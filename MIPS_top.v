==> flow/design.v <==
module ADD(
     data1,
     data2,
     sum
    );
input [31:0] data1;
input [31:0] data2;
output [31:0]sum;
assign sum = data1 + data2 ;
endmodule
module ADDPLUS4(
     data1,
    data2,
    sum
    );
input [31:0] data1;
input [31:0] data2;
output [31:0]sum;
assign sum = data1 + data2;
endmodule
module ALU(
     Read_data_1,
     Read_data_2,
     ALUControl,
     ALUresult,
     isZero
    );
input [31:0] Read_data_1, Read_data_2;
input [3:0] ALUControl;
output reg [31:0] ALUresult;
output isZero;
parameter [3:0] addcode = 4'b0010;
parameter [3:0] subcode = 4'b0110;
parameter [3:0] andcode = 4'b0000;
parameter [3:0] orcode = 4'b0001;
parameter [3:0] sltcode= 4'b0111;
always @(*)begin
casez (ALUControl) 
addcode: ALUresult = Read_data_1 + Read_data_2;
subcode: ALUresult = Read_data_1 - Read_data_2;
andcode: ALUresult = Read_data_1 & Read_data_2;
orcode: ALUresult = Read_data_1 | Read_data_2;
sltcode: begin  
if(Read_data_1 < Read_data_2)
ALUresult = 32'b00000000000000000000000000000001;
else
ALUresult = 32'b00000000000000000000000000000000;
end
default : ALUresult=32'b0; 
endcase
end
assign isZero= (ALUresult == 32'b0)? 1:0;
endmodule
 module ALUCONTROL(ALUop,Funct,ALUControlout);  
 input [1:0] ALUop;  
 input [5:0] Funct;  
 output  reg [3:0] ALUControlout;  
 wire [7:0] ALUControlIn; 
 assign  ALUControlIn = {ALUop,Funct};  
 always @(*)begin
 casez (ALUControlIn)  
  8'b00??????: ALUControlout=4'b0010;  
  8'b01??????: ALUControlout=4'b0110;  
  8'b10100000: ALUControlout=4'b0010;  
  8'b10100010: ALUControlout=4'b0110;  
  8'b10100100: ALUControlout=4'b0000;
  8'b10100101: ALUControlout=4'b0001;
  8'b10101010: ALUControlout=4'b0111;  
  default: ALUControlout=4'b0000;  
  endcase  
 end
 endmodule  
module AND(e,f,g);
input e,f; 
output  g; 
 assign g= e & f ;
endmodule
module CONTROL(
     opcode,
     RegDst,
     Branch,
     MemRead,
     MemtoReg,
     MemWrite,
     ALUSrc,
     RegWrite,
     ALUOp
    );
input [5:0] opcode;
output RegDst, Branch, MemRead, MemtoReg, MemWrite, ALUSrc, RegWrite;
output [1:0] ALUOp;
reg RegDst, Branch, MemRead, MemtoReg, MemWrite, ALUSrc, RegWrite;
reg [1:0] ALUOp;
always @(*)
begin
casez(opcode)
6'b000000: {RegDst, ALUSrc, MemtoReg, RegWrite, MemRead, MemWrite, Branch,ALUOp} = 9'b100100010;  
6'b100011: {RegDst, ALUSrc, MemtoReg, RegWrite, MemRead, MemWrite, Branch,ALUOp}=9'b011110000;   
6'b101011: {RegDst, ALUSrc, MemtoReg, RegWrite, MemRead, MemWrite, Branch,ALUOp}=9'bx1x001000;   
6'b000100: {RegDst, ALUSrc, MemtoReg, RegWrite, MemRead, MemWrite, Branch,ALUOp}=9'bx0x000101;   
default: {RegDst, ALUSrc, MemtoReg, RegWrite, MemRead, MemWrite, Branch,ALUOp}=9'b0;
endcase
end
endmodule
module DATAMEMORY(
     Address,
     MemWrite,
     MemRead,
     WriteData,
     clock,
     ReadData
    );
input [31:0] Address;
input MemWrite;
input MemRead;
input [31:0] WriteData;
input clock;
output [31:0] ReadData;
reg [31:0] ReadData;
reg [31:0] RAM[0:63];
integer i;
initial
begin
for(i=0;i<64;i=i+1)
RAM[i]=0;
end
always @(posedge clock)begin
if(MemWrite==1'b1)
RAM[Address]<=WriteData;
else if(MemRead==1'b1)
ReadData<=RAM[Address];
else 
begin
RAM[Address]<=32'bx;
ReadData<=32'bx;
end
end
endmodule
module INSTRUCTIONMEMORY(
     ReadAddress,
     Instruction
    );
input [31:0] ReadAddress;
output wire [31:0] Instruction;
reg [31:0] Imemory[0:64];   
initial begin
    Imemory[0]  = 32'b00000010001100100100000000100000;  
    Imemory[1]  = 32'b0;
    Imemory[2]  = 32'b0;
    Imemory[3]  = 32'b0;
    Imemory[4]  = 32'b00000010011101000100100000100000;  
    Imemory[5]  = 32'b0;
    Imemory[6]  = 32'b0;
    Imemory[7]  = 32'b0;
    Imemory[8]  = 32'b00000001000010011000000000100010;  
    Imemory[9]  = 32'b0;
    Imemory[10] = 32'b0;
    Imemory[11] = 32'b0;
    Imemory[12] = 32'b00010010100100000000000000001100;  
    Imemory[13] = 32'b0;
    Imemory[14] = 32'b0;
    Imemory[15] = 32'b0;
    Imemory[16] = 32'b10101110000010100000000000000000;  
    Imemory[17] = 32'b0;
    Imemory[18] = 32'b0;
    Imemory[19] = 32'b0;
    Imemory[20] = 32'b0;
    Imemory[21] = 32'b0;
    Imemory[22] = 32'b0;
    Imemory[23] = 32'b0;
    Imemory[24] = 32'b0;
    Imemory[25] = 32'b0;
    Imemory[26] = 32'b0;
    Imemory[27] = 32'b0;
    Imemory[28] = 32'b0;
    Imemory[29] = 32'b0;
    Imemory[30] = 32'b0;
    Imemory[31] = 32'b0;
    Imemory[32] = 32'b0;
    Imemory[33] = 32'b0;
    Imemory[34] = 32'b0;
    Imemory[35] = 32'b0;
    Imemory[36] = 32'b0;
    Imemory[37] = 32'b0;
    Imemory[38] = 32'b0;
    Imemory[39] = 32'b0;
    Imemory[40] = 32'b0;
    Imemory[41] = 32'b0;
    Imemory[42] = 32'b0;
    Imemory[43] = 32'b0;
    Imemory[44] = 32'b0;
    Imemory[45] = 32'b0;
    Imemory[46] = 32'b0;
    Imemory[47] = 32'b0;
    Imemory[48] = 32'b0;
    Imemory[49] = 32'b0;
    Imemory[50] = 32'b0;
    Imemory[51] = 32'b0;
    Imemory[52] = 32'b0;
    Imemory[53] = 32'b0;
    Imemory[54] = 32'b0;
    Imemory[55] = 32'b0;
    Imemory[56] = 32'b0;
    Imemory[57] = 32'b0;
    Imemory[58] = 32'b0;
    Imemory[59] = 32'b0;
    Imemory[60] = 32'b0;
    Imemory[61] = 32'b0;
    Imemory[62] = 32'b0;
    Imemory[63] = 32'b0;
    Imemory[64] = 32'b00000010001100100100000000100000;  
end
assign Instruction = Imemory[ReadAddress];
endmodule
`timescale 1ns / 1ps
module MIPS_top(
     globalclock,
     globalreset,   
_isZero
);
input globalclock,globalreset;
wire [31:0] _Instruction;
wire [31:0] _pcout  ;
wire [31:0] _mux_out_branchornot;
wire [3:0] _ALUControl;  
wire [31:0] _mux_out_regfiledata;
wire [31:0] _ReadData1;
wire [31:0] _ReadData2;
wire _Branch;
wire  _RegDst,_MemRead,_MemtoReg,_MemWrite,_ALUSrc,_RegWrite;
wire [1:0] _ALUOp;
wire [31:0] _sign_out;
wire [31:0] _shift_out;
wire [31:0] _sum_pcplus4;
wire [31:0] _sum_branchadder;
wire [31:0] _mux_out_alusrc;
wire _sel_branchornot;
wire [4:0] _mux_out_regfiledest_5b;
wire [31:0] _ReadData;
wire [31:0] _ALUresult;
output wire  _isZero;
PC mypc(
    .clock(globalclock),
    .reset(globalreset),
    .pcin(_mux_out_branchornot),
    .pcout(_pcout)
);
INSTRUCTIONMEMORY myinstructionmemory(
    .ReadAddress(_pcout),
    .Instruction(_Instruction)
);
REGISTERS myregisters(
    .ReadRegister1(_Instruction[25:21]),
    .ReadRegister2(_Instruction[20:16]),
    .WriteRegister(_mux_out_regfiledest_5b),
    .WriteData_reg(_mux_out_regfiledata),
    .RegWrite(_RegWrite),
    .ReadData1(_ReadData1),
    .ReadData2(_ReadData2),
    .clock(globalclock)
);
CONTROL mycontrol(
    .opcode(_Instruction[31:26]),
    .RegDst(_RegDst),
    .Branch(_Branch),
    .MemRead(_MemRead),
    .MemtoReg(_MemtoReg),
    .ALUOp(_ALUOp),
    .MemWrite(_MemWrite),
    .ALUSrc(_ALUSrc),
    .RegWrite(_RegWrite)
);
SIGNEXTEND mysignextend( 
    .sign_in(_Instruction[15:0]), 
    .sign_out(_sign_out) 
);
SHIFTLEFT myshiftleft( 
    .shift_in(_sign_out), 
    .shift_out(_shift_out) 
);
ADDPLUS4 myadd_pc_plus4(
    .data1(_pcout),
    .data2(32'd4),
    .sum(_sum_pcplus4)
);
ADD myadd_branchadder(
    .data1(_sum_pcplus4), 
    .data2(_shift_out), 
    .sum(_sum_branchadder)
);
MUX5B mymux_regfiledest( 
    .mux_in_1(_Instruction[20:16]), 
    .mux_in_2(_Instruction[15:11]), 
    .sel(_RegDst), 
    .mux_out(_mux_out_regfiledest_5b) 
);
MUX mymux_alusrc( 
    .mux_in_1(_ReadData2), 
    .mux_in_2(_sign_out), 
    .sel(_ALUSrc), 
    .mux_out(_mux_out_alusrc) 
);
AND a(
    .e(_Branch),
    .f(_isZero),
    .g(_sel_branchornot)
);
MUX mymux_branchornot( 
    .mux_in_1(_sum_pcplus4), 
    .mux_in_2(_sum_branchadder), 
    .sel(_sel_branchornot), 
    .mux_out(_mux_out_branchornot) 
);
MUX mymux_regfiledata( 
    .mux_in_1(_ALUresult), 
    .mux_in_2(_ReadData), 
    .sel(_MemtoReg), 
    .mux_out(_mux_out_regfiledata) 
);
ALUCONTROL myalucontrol( 
    .ALUop(_ALUOp), 
    .Funct(_Instruction[5:0]), 
    .ALUControlout(_ALUControl) 
);
DATAMEMORY mydatamemory(
    .Address(_ALUresult),
    .MemWrite(_MemWrite),
    .MemRead(_MemRead),
    .WriteData(_ReadData2),
    .clock(globalclock),
    .ReadData(_ReadData)
);
ALU myalu( 
    .Read_data_1(_ReadData1), 
    .Read_data_2(_mux_out_alusrc), 
    .ALUControl(_ALUControl), 
    .ALUresult(_ALUresult),
    .isZero(_isZero) 
);
endmodule
module MUX(mux_in_1,mux_in_2,sel,mux_out);
input [31:0] mux_in_1;
input [31:0] mux_in_2;
input sel;
output [31:0] mux_out;
assign mux_out=(sel==0)?mux_in_1:mux_in_2;
endmodule
module MUX5B(mux_in_1,mux_in_2,sel,mux_out);
input [4:0] mux_in_1;
input [4:0] mux_in_2;
input sel;
output [4:0] mux_out;
assign mux_out= (sel)? mux_in_2:mux_in_1;
endmodule
module PC (clock, reset, pcin, pcout);
	input clock, reset;
	input [31:0] pcin;
	output [31:0] pcout;
	reg [31:0] pcout;
	always @ (posedge clock or posedge reset)
	begin
		if(reset==1'b1)
			pcout<=0;
		else
			pcout<=pcin;
	end
endmodule
module REGISTERS(
     ReadRegister1,
     ReadRegister2,
     WriteRegister,
     WriteData_reg,
     RegWrite,
     clock,
     ReadData1,
     ReadData2
    );
input [4:0] ReadRegister1, ReadRegister2, WriteRegister;
input [31:0] WriteData_reg;
input RegWrite;
input clock; 
output [31:0] ReadData1, ReadData2;
reg [31:0] ReadData1, ReadData2; 
reg [31:0] REG[0:31];
initial begin
    REG[0]  = 32'd0;
    REG[1]  = 32'd0;
    REG[2]  = 32'd0;
    REG[3]  = 32'd0;
    REG[4]  = 32'd0;
    REG[5]  = 32'd0;
    REG[6]  = 32'd0;
    REG[7]  = 32'd0;
    REG[8]  = 32'd0;
    REG[9]  = 32'd0;
    REG[10] = 32'd11;  
    REG[11] = 32'd0;
    REG[12] = 32'd0;
    REG[13] = 32'd0;
    REG[14] = 32'd0;
    REG[15] = 32'd0;
    REG[16] = 32'd0;
    REG[17] = 32'd5;   
    REG[18] = 32'd6;   
    REG[19] = 32'd3;   
    REG[20] = 32'd4;   
    REG[21] = 32'd0;
    REG[22] = 32'd0;
    REG[23] = 32'd0;
    REG[24] = 32'd0;
    REG[25] = 32'd0;
    REG[26] = 32'd0;
    REG[27] = 32'd0;
    REG[28] = 32'd0;
    REG[29] = 32'd0;
    REG[30] = 32'd0;
    REG[31] = 32'd0;
end
always@(posedge clock)
begin
if(RegWrite==1'b1)
REG[WriteRegister]<=WriteData_reg;
else
begin
ReadData1 <= REG[ReadRegister1];
ReadData2 <= REG[ReadRegister2];
end
end
endmodule
module SHIFTLEFT(
     shift_in,
     shift_out
    );
    input [31:0] shift_in;
output [31:0] shift_out;
reg [31:0] shift_out;
reg [29:0] temp;
always @(shift_in)
shift_out= shift_in<<2;
endmodule
module SIGNEXTEND(sign_in, sign_out);
input [15:0] sign_in;
output [31:0] sign_out;
reg [31:0] sign_out;
reg [31:0] tmp;
integer i;
initial
begin
sign_out <=32'b0;
end
always @(sign_in)
if(sign_in[15] == 0)
sign_out = {32'b000000000000000000,sign_in};
else
sign_out = {32'b111111111111111111,sign_in};
endmodule
Reports on MIPS_top
What the tools print for MIPS_top, step after step.
Line numbers count from 1 in the design file above.
Library cell names are shortened.
The mark - stands for no value.

design
  top = MIPS_top
  clock = globalclock
  standard-cell library = sky130hd
  library corner = tt_025C_1v80

Elaborated design
Counts by Yosys on the flattened word-level netlist (proc, flatten, opt, wreduce; memories kept). Register bits leave out memories and registers merged into their read ports (data or address); mux counts leave out enables and synchronous resets folded into registers. Print and check cells are left out.
Memory sizes are those after Yosys's memory passes, which may raise the word count (mostly to a power of two), join words into wider ones and drop unused or constant bits.

cells by class
  add/subtract/negate cells = 4
  order comparisons = 1
  equality and inequality tests = 12
  multiplexer cells = 18
  bitwise logic cells = 4
  reductions and logical operators = 9

operators by type and width
  kind                                                            count
  32-bit 2-to-1 mux                                               7
  32-bit parallel mux with 5-bit select                           1
  32-bit adder                                                    2
  9-bit parallel mux with 4-bit select                            1
  32-bit by 3-bit adder with 32-bit output with constant B        1
  32-bit subtractor                                               1
  32-bit < comparator                                             1
  32-bit AND                                                      1
  32-bit bitwise OR                                               1
  32-bit zero test                                                1
  8-bit equality test with constant B                             4
  6-bit equality test with constant B                             2
  3-bit parallel mux with 4-bit select                            1
  5-bit 2-to-1 mux                                                2
  3-bit equality test with constant B                             2
  6-bit by 3-bit equality test with 1-bit output with constant B  1
  6-bit zero test                                                 1
  1-bit 2-to-1 mux                                                6
  2-bit OR reduction                                              2
  4-bit zero test                                                 1
  1-bit zero test                                                 3
  3-bit by 1-bit equality test with 1-bit output with constant B  1
  3-bit by 2-bit equality test with 1-bit output with constant B  1
  2-bit by 1-bit equality test with 1-bit output with constant B  1
  2-bit zero test                                                 1
  1-bit AND                                                       1
  1-bit bitwise OR                                                1

bit counts
  flip-flop bits (word level) = 32
  RAM bits = 3072
  ROM bits = 1430
  word width x clocked read ports = 96
  memories = 3
  input bits = 2
  output and inout bits = 1
  elaborated cells = 52

memory list
  memory                       depth  width  read ports  wr ports  line  RTL
  mydatamemory.RAM             64     32     1           1         120   reg [31:0] RAM[0:63];
  myinstructionmemory.Imemory  65     22     1           0         145   reg [31:0] Imemory[0:64];
  myregisters.REG              32     32     2           1         384   reg [31:0] REG[0:31];

Longest topological paths
Depth = most cells in a row (Yosys ltp): at word level without a register or memory, in the mapped netlist without a sequential cell, where the memories' decode and read muxes count.

logic depth
  depth in word-level cells = 11
  ABC_AREA = 0
  mapped depth = 30

Synthesis result
The flow's flattened synthesis, as Yosys stat reports it; memories are mapped. The netlist is that of the ABC_AREA named above (0 if unset); the other value can give another one.

mapped netlist
  standard cells after synthesis = 3417
  chip area (Yosys) = 53233.6 um^2
  flip-flops = 1093
  buffer cells = 240

cell types
  type      count
  edfxtp_1  1088
  mux4_2    512
  nand2_1   660
  nand3_1   352
  o21ai_0   124
  clkbuf_1  146
  ha_1      42
  buf_1     85
  a21oi_1   54
  xor2_1    25
  nor2_1    51
  xnor2_1   19
  nor3_1    27
  dfrtp_1   5
  nand4_1   20
  o21a_1    12
  a21o_1    11
  a31oi_1   11

Not listed: further types 62, cells in them 173.
The figures by module come from a second, unflattened synthesis with its own total; it is not the netlist above.

unflattened totals
  cells (unflattened synthesis) = 9379
  area total of the unflattened synthesis = 142015.0 um^2

Rows give one instance, submodules left out.

by module
  module             times used  cells  area (um^2)  sequential area (um^2)
  DATAMEMORY         1           4306   78705.5      62459.9
  REGISTERS          1           3451   50677.4      32671.3
  ALU                1           859    5632.9       0.0
  ADD                1           241    1744.2       0.0
  ADDPLUS4           1           241    1744.2       0.0
  MUX                3           36     544.3        0.0
  PC                 1           33     804.5        800.8
  INSTRUCTIONMEMORY  1           43     337.8        0.0
  SHIFTLEFT          1           33     244.0        0.0
  SIGNEXTEND         1           32     240.2        0.0
  CONTROL            1           13     97.6         0.0
  ALUCONTROL         1           11     83.8         0.0
  MUX5B              1           5      56.3         0.0
  MIPS_top           1           2      7.5          0.0
  AND                1           1      6.3          0.0

Worst setup path after synthesis
OpenSTA on the mapped netlist: ideal clock, no wires. The path of least setup slack (recovery checks aside). Input and output delay are each 20% of the period. Register names are those of the netlist, which keeps one name where synthesis merged equal registers.

timing post-synthesis
  path kind = reg2out
  start = register mypc.pcout[2]
  end = output port _isZero
  period = 8370 ps
  arrival time = 7085 ps
  required time = 6696 ps
  setup slack = -389 ps
  delay of the path = 7085 ps
  stages on the path = 24
  buffers on the path = 4
  synthesis period reached = 8759 ps

"delay of the path" = arrival - input delay + setup time.
A path that ends at an output port has no setup time.
"stages on the path" counts driving pins, that of a launching flip-flop among them; a cell with two outputs on the path counts twice.
"synthesis period reached" is the clock period less the worst setup slack; recovery checks do not enter. This is arithmetic on one report: input and output delays are still those of the set period (20% each).
Between the ends stands the longest chain of elaborated cells between them, by number of cells; it is not shown to be the way that was timed. Of several equally long chains one is given.
A line is the first line of the expression or statement that the cell stems from. Yosys adds cells for indexed reads and writes and turns some case tables into memories.
A memory read counts as a cell of the chain, while the word-level depth stops at memories.

between the ends, post-synthesis
  cells stage by stage = dfrtp_1 -> inv_1 -> ha_1 -> nor2b_1 -> nand3_1 -> clkbuf_1 -> buf_1 -> buf_1 -> clkbuf_1 -> nand2_1 -> ha_1 -> o21ai_1 -> o221ai_1 -> ha_1 -> nand2_1 -> o21ai_0 -> a21oi_1 -> o211ai_1 -> a31oi_1 -> o311ai_0 -> nand2b_1 -> nor4_1 -> nand4b_1 -> nor3_1
  cells in the longest elaborated chain = 10
  elaborated cells between the ends (all ways) = 31
  RTL lines with such cells = 12
  those cells by class = add/sub: 2; compare: 1; eq/ne: 12; mux: 7; logic: 2; reduce/logical: 6; memory: 1

ends and longest elaborated chain, post-synthesis
  what                                            line  RTL
  start: declaration                              358   output [31:0] pcout;
  start: assignment                               363   pcout<=0;
  start: assignment                               365   pcout<=pcin;
  memory read 65 x 22 bit                         145   reg [31:0] Imemory[0:64];
  6-bit by 3-bit equality test with 1-bit output  96    casez(opcode)
  9-bit parallel mux with 4-bit select            96
  2-bit by 1-bit equality test with 1-bit output  61    casez (ALUControlIn)
  2-bit OR reduction                              -
  3-bit parallel mux with 4-bit select            61
  3-bit equality test                             38    casez (ALUControl)
  32-bit parallel mux with 5-bit select           38
  32-bit zero test                                52    assign isZero= (ALUresult == 32'b0)? 1:0;
  1-bit 2-to-1 mux                                52
  end: declaration                                241   output wire  _isZero;

Some nets on the timed path still bear RTL names; the line given drives or declares the net.

named nets, post-synthesis
  signal                   line  RTL
  _mux_out_branchornot[2]  346   assign mux_out=(sel==0)?mux_in_1:mux_in_2;
  _ALUresult[24]           38

Timing after layout
Path of least setup slack in the final report of flow run 1 (OpenROAD, finished layout, wires in). Where an end is a register, its clock arrival counts in the times.
The report prints the path's times to 10 ps; the period is as set.

timing post-layout
  path kind = reg2out
  start = register mypc.pcout[5]
  end = output port _isZero
  period = 13800 ps
  arrival time = 8020 ps
  required time = 11040 ps
  setup slack = 3020 ps
  stages on the path = 19
  buffers on the path = 1

Between the ends stands the longest chain of elaborated cells between them, by number of cells; it is not shown to be the way that was timed. Of several equally long chains one is given.
A memory read counts as a cell of the chain, while the word-level depth stops at memories.

between the ends, post-layout
  cells stage by stage = dfrtp_1 -> nor3_2 -> nand2_4 -> inv_8 -> nand2b_2 -> o21a_1 -> o21ai_0 -> inv_1 -> ha_1 -> nor2b_1 -> o2111ai_1 -> a211o_1 -> a21oi_1 -> o21bai_1 -> o2111ai_1 -> a21oi_1 -> a311o_2 -> nor3_1 -> clkdlybuf4s50_1
  cells in the longest elaborated chain = 10
  elaborated cells between the ends (all ways) = 31
  RTL lines with such cells = 12
  those cells by class = add/sub: 2; compare: 1; eq/ne: 12; mux: 7; logic: 2; reduce/logical: 6; memory: 1

ends and longest elaborated chain, post-layout
  what                                            line  RTL
  start: declaration                              358   output [31:0] pcout;
  start: assignment                               363   pcout<=0;
  start: assignment                               365   pcout<=pcin;
  memory read 65 x 22 bit                         145   reg [31:0] Imemory[0:64];
  6-bit by 3-bit equality test with 1-bit output  96    casez(opcode)
  9-bit parallel mux with 4-bit select            96
  2-bit by 1-bit equality test with 1-bit output  61    casez (ALUControlIn)
  2-bit OR reduction                              -
  3-bit parallel mux with 4-bit select            61
  3-bit equality test                             38    casez (ALUControl)
  32-bit parallel mux with 5-bit select           38
  32-bit zero test                                52    assign isZero= (ALUresult == 32'b0)? 1:0;
  1-bit 2-to-1 mux                                52
  end: declaration                                241   output wire  _isZero;

Some nets on the timed path still bear RTL names; the line given drives or declares the net.

named nets, post-layout
  signal          line
  _ALUresult[31]  38

Subject: flow runs of MIPS_top

Hi,

Flow measurements of MIPS_top on sky130hd: 2 stored runs with different settings, listed in no order. Input and output delays are each 20% of the period that was set; the output load is 0.01 pF.
"time of the worst setup path" = time allowed to the worst setup path (clock period - input delay - output delay, where it has them) - its slack; a late launch clock adds to it, a late capture clock takes from it.
"total design power": no workload was simulated; the value follows from the tool's default switching activity.
"time of the worst setup path" is given in steps of 10 ps.
A setting shown as n/a is not set for that run.

item                                      flow run 1  flow run 2
period_ns                                 13.8        11.9
CAP_MARGIN                                20          35
CORE_MARGIN                               2           2
CORE_UTILIZATION                          40          55
SLEW_MARGIN                               20          20
SETUP_SLACK_MARGIN                        n/a         1.64
PLACE_DENSITY_LB_ADDON                    n/a         0.13
HOLD_SLACK_MARGIN                         n/a         0.12
ABC_AREA                                  n/a         0
GPL_TIMING_DRIVEN                         n/a         0
die size (um^2)                           136017.0    99294.3
smallest setup slack (ps)                 3022        2171
final design utilization (%)              47.1        66.0
chip area after synthesis (Yosys) (um^2)  53233.6     53233.6
time of the worst setup path (ps)         8020        7350
critical path kind                        reg2out     reg2out
total design power (mW)                   6.952       7.938

Regards
